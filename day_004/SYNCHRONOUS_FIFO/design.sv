==> flow/design.v <==
`timescale 1ns/1ps
module sync_fifo #(
    parameter WIDTH = 32,
    parameter DEPTH = 8
)(
    input wire clk,
    input wire rst,
    input wire wr_en,
    input wire rd_en,
    input wire [WIDTH-1:0] din,
    output reg [WIDTH-1:0] dout,
    output reg full,
    output reg empty
);
    reg [WIDTH-1:0] mem [0:DEPTH-1];
    reg [$clog2(DEPTH)-1:0] wptr, rptr;
    reg [$clog2(DEPTH):0] count;
    always @(posedge clk or posedge rst) begin
        if (rst) begin
            wptr  <= 0;
            rptr  <= 0;
            count <= 0;
            full  <= 0;
            empty <= 1;
            dout  <= 0;
        end else begin
            if (rd_en && !empty) begin
                dout <= mem[rptr];
                rptr <= (rptr + 1) % DEPTH;
            end
            if (wr_en && !full) begin
                mem[wptr] <= din;
                wptr <= (wptr + 1) % DEPTH;
            end
            case ({wr_en && !full, rd_en && !empty})
                2'b10: count <= count + 1;    
                2'b01: count <= count - 1;    
                default: count <= count;      
            endcase
            full  <= (count == DEPTH-1) && (wr_en && !full) && !(rd_en && !empty)
                   ? 1'b1 : (count == DEPTH) && !(rd_en && !empty) ? 1'b1 : 1'b0;
            empty <= (count == 1) && (rd_en && !empty) && !(wr_en && !full)
                   ? 1'b1 : (count == 0) && !(wr_en && !full) ? 1'b1 : 1'b0;
        end
    end
endmodule
## Tool chain data of sync_fifo

The steps from the RTL of sync_fifo to its reports follow in flow order.
Line numbers count from 1 in the design file above.
Library cell names are shortened.
A cell with -- has no value.

| set-up | value |
|---|---|
| top | sync_fifo |
| clock | clk |
| library | sky130hd |
| library corner | tt_025C_1v80 |

## Word-level counts

Source: Yosys, flattened and elaborated. Widths are those after wreduce. Registers that Yosys merges into a memory's read port (data or address) are not register bits. Print and check cells do not count. Equal cells are merged and count once.

| cells by class | value |
|---|---|
| eq/ne operators | 19 |
| reduce/logical cells | 24 |
| bitwise logic cells | 1 |
| muxes and demuxes | 6 |
| $add $sub $neg | 4 |

Operators with widths:

| kind | count |
|---|---|
| parallel mux 32 bit (select 8 bit) | 1 |
| equality test 3 bit (second input constant) | 8 |
| AND reduction 3 bit | 8 |
| equality test 3 x 2 -> 1 bit (second input constant) | 4 |
| logical AND 1 bit | 8 |
| parallel mux 4 bit (select 2 bit) | 1 |
| adder 3 x 1 -> 3 bit (second input constant) | 2 |
| equality test 3 x 1 -> 1 bit (second input constant) | 2 |
| logical NOT 3 bit | 2 |
| logical NOT 1 bit | 4 |
| adder 4 x 1 -> 4 bit (second input constant) | 1 |
| subtractor 4 x 1 -> 4 bit (second input constant) | 1 |
| equality test 4 x 1 -> 1 bit (second input constant) | 1 |
| equality test 4 x 3 -> 1 bit (second input constant) | 1 |
| equality test 4 bit (second input constant) | 1 |
| logical NOT 4 bit | 1 |
| two-way mux 1 bit | 4 |
| equality test 2 x 1 -> 1 bit (second input constant) | 1 |
| equality test 2 bit (second input constant) | 1 |
| nonzero test 2 bit | 1 |
| inverter 1 bit | 1 |

| word-level totals | value |
|---|---|
| output and inout port bits | 34 |
| input bits | 36 |
| cells after elaboration | 68 |
| register bits after elaboration | 300 |

## Depth

Yosys ltp: most cells in a row. Word level: on the elaborated netlist, between registers, memories and ports. Mapped: between sequential cells and ports; inverters and the memories' decode and read muxes count.

| logic depth | value |
|---|---|
| depth after elaboration | 6 |
| ABC_AREA | 0 |
| mapped depth | 11 |
| gate-level depth less buffers | 6 |

## Netlist

The flow's flattened synthesis, as Yosys stat reports it; memories are mapped. The netlist is that of the ABC_AREA named above (0 if unset); the other value can give another one.

| mapped netlist | value |
|---|---|
| synthesis area | 11725.0 µm² |
| mapped cells | 671 |
| mapped flip-flops | 300 |

Cells by type:

| cell | count | area in all (µm²) |
|---|---|---|
| edfxtp_1 | 256 | 7.69E+03 |
| dfrtp_1 | 43 | 1.08E+03 |
| a221oi_2 | 25 | 375.36 |
| mux2_4 | 25 | 375.36 |
| o211a_1 | 31 | 310.298 |
| a22o_1 | 32 | 280.269 |
| a22oi_1 | 32 | 240.23 |
| ha_1 | 17 | 212.704 |
| o21ai_0 | 36 | 180.173 |
| o21ai_1 | 30 | 150.144 |
| nand2_1 | 37 | 138.883 |
| buf_2 | 18 | 90.086 |
| clkbuf_1 | 21 | 78.826 |
| mux2_2 | 7 | 78.826 |
| a221oi_1 | 8 | 70.067 |
| xnor2_1 | 5 | 43.792 |
| inv_1 | 11 | 41.29 |
| buf_12 | 2 | 40.038 |

Other cell types: 22; their cells: 35.

## Path before layout

Path of least setup slack by OpenSTA after synthesis, without wires, with an ideal clock, recovery checks aside; 20% of the period is set as input and as output delay. Where synthesis merged equal registers, the netlist keeps one of their names.

| timing path post-synthesis | value |
|---|---|
| path type | input to register |
| from | input port wr_en |
| to | register mem[4][0] |
| path buffers | 1 |
| period | 3850 ps |
| stages on the path | 4 |
| data required time | 3458 ps |
| arrival | 2037 ps |
| time at the first pin | 770 ps |
| setup slack | 1421 ps |
| library setup time | 392 ps |
| delay of the path | 1659 ps |
| synthesis period reached | 2429 ps |

"delay of the path" is the arrival time less input delay plus setup time.
"stages on the path" counts driving pins, that of a launching flip-flop among them; a cell with two outputs on the path counts twice.
"synthesis period reached" is the clock period less the worst setup slack; recovery checks do not enter. This is arithmetic on one report: input and output delays are still those of the set period (20% each).
The rows between start and end are the longest chain of elaborated cells between them; the timing report does not say that the signal goes this way. Where chains are equally long, one stands for them.
Each line given opens the expression or statement behind the cell; cells for indexed reads and writes are added by Yosys, which also makes memories of some case tables.

| on the way, post-synthesis | value |
|---|---|
| cell sequence | nand2b_1 clkbuf_1 nor2_1 and3_1 |
| cells in the longest elaborated chain | 2 |
| elaborated cells on any way between the ends | 2 |

Ends and longest elaborated chain, post-synthesis:

| element | line | RTL |
|---|---|---|
| from (decl) | 8 | `input wire wr_en,` |
| logical AND 1 bit | 31 | `if (wr_en && !full) begin` |
| AND reduction 3 bit | -- |  |
| to (assign) | 32 | `mem[wptr] <= din;` |
| to (decl) | 15 | `reg [WIDTH-1:0] mem [0:DEPTH-1];` |

## Worst path after layout

From the final timing report of run 1: the path of least setup slack in the routed layout; clock arrival at registers is part of the times.
The path's times are printed in steps of 10 ps; the period is the one set.

| timing path after layout | value |
|---|---|
| path type | register to register |
| from | register rptr[2] |
| to | register dout[21] |
| path buffers | 5 |
| arrival | 3500 ps |
| data required time | 4930 ps |
| time at the first pin | 540 ps |
| stages on the path | 12 |
| setup slack | 1430 ps |
| library setup time | 70 ps |
| period | 4460 ps |

The rows between start and end are the longest chain of elaborated cells between them; the timing report does not say that the signal goes this way. Where chains are equally long, one stands for them.

| on the way, after layout | value |
|---|---|
| cell sequence | dfrtp_1 buf_6 buf_6 inv_2 clkbuf_1 ha_1 buf_2 clkbuf_1 a22o_1 a221oi_2 o211a_1 o21ai_1 |
| cells in the longest elaborated chain | 2 |
| elaborated cells on any way between the ends | 9 |
| source lines of those cells | 1 |

Ends and longest elaborated chain, after layout:

| element | line | RTL |
|---|---|---|
| from (decl) | 16 | `reg [$clog2(DEPTH)-1:0] wptr, rptr;` |
| from (assign) | 21 | `rptr  <= 0;` |
| from (assign) | 29 | `rptr <= (rptr + 1) % DEPTH;` |
| equality test 3 bit | 28 | `dout <= mem[rptr];` |
| parallel mux 32 bit (select 8 bit) | 28 |  |
| to (assign) | 25 | `dout  <= 0;` |
| to (assign) | 28 |  |
| to (decl) | 11 | `output reg [WIDTH-1:0] dout,` |

FLOW RESULTS
============

Measured data: module sync_fifo, platform sky130hd, 2 stored runs of the flow under differing settings, order arbitrary. Input and output delays are each 20% of the period that was set; the output load is 0.01 pF.
"period reached" means the clock period less the worst setup slack. The figure is calculated, with input and output delays left at 20% of the set period.
"allowed time less slack (worst setup path)" is the time allowed to the run's worst setup path (the clock period less input and output delay, where it has them) less its slack. Clock arrival times count: a late capture clock shortens it, a late launch clock lengthens it.
By "power consumption" is meant OpenSTA's value without simulated activity: inputs other than the clock are taken to toggle once in ten clock periods, and the tool carries that through the logic.
"allowed time less slack (worst setup path)" is given in steps of 10 ps.
Among the settings, -- means not set for that run.

| run name | period_ns | CORE_UTILIZATION | PLACE_DENSITY_LB_ADDON | TNS_END_PERCENT | GPL_TIMING_DRIVEN | GPL_ROUTABILITY_DRIVEN | CTS_CLUSTER_SIZE | MAX_ROUTING_LAYER | CAP_MARGIN | CORE_MARGIN | SLEW_MARGIN | SETUP_SLACK_MARGIN | PLACE_DENSITY | CORE_ASPECT_RATIO | period reached (ps) | smallest hold slack (ps) | power consumption (uW) | allowed time less slack (worst setup path) (ps) | kind of the worst setup path | standard-cell area after routing (µm²) | die area (µm²) | smallest setup slack (ps) | summed negative setup slack (ps) | area of the synthesized netlist (µm²) | utilization in the final report (%) |
|---|---|---|---|---|---|---|---|---|---|---|---|---|---|---|---|---|---|---|---|---|---|---|---|---|---|
| run 1 | 4.46 | 60 | 0.28 | 5 | 0 | 1 | 72 | met4 | 20 | 2 | 20 | -- | -- | -- | 3026 | 442 | 9138 | 3030 | register to register | 14015.9 | 20675.6 | 1434 | 0 | 11725.0 | 72.5 |
| run 2 | 2.9 | 20 | -- | -- | 1 | -- | 23 | met5 | 20 | 8 | 20 | -0.29 | 0.73 | 0.61 | 2307 | 484 | 13666 | 2310 | register to register | 14358.8 | 66866.3 | 593 | 0 | 11725.0 | 24.7 |
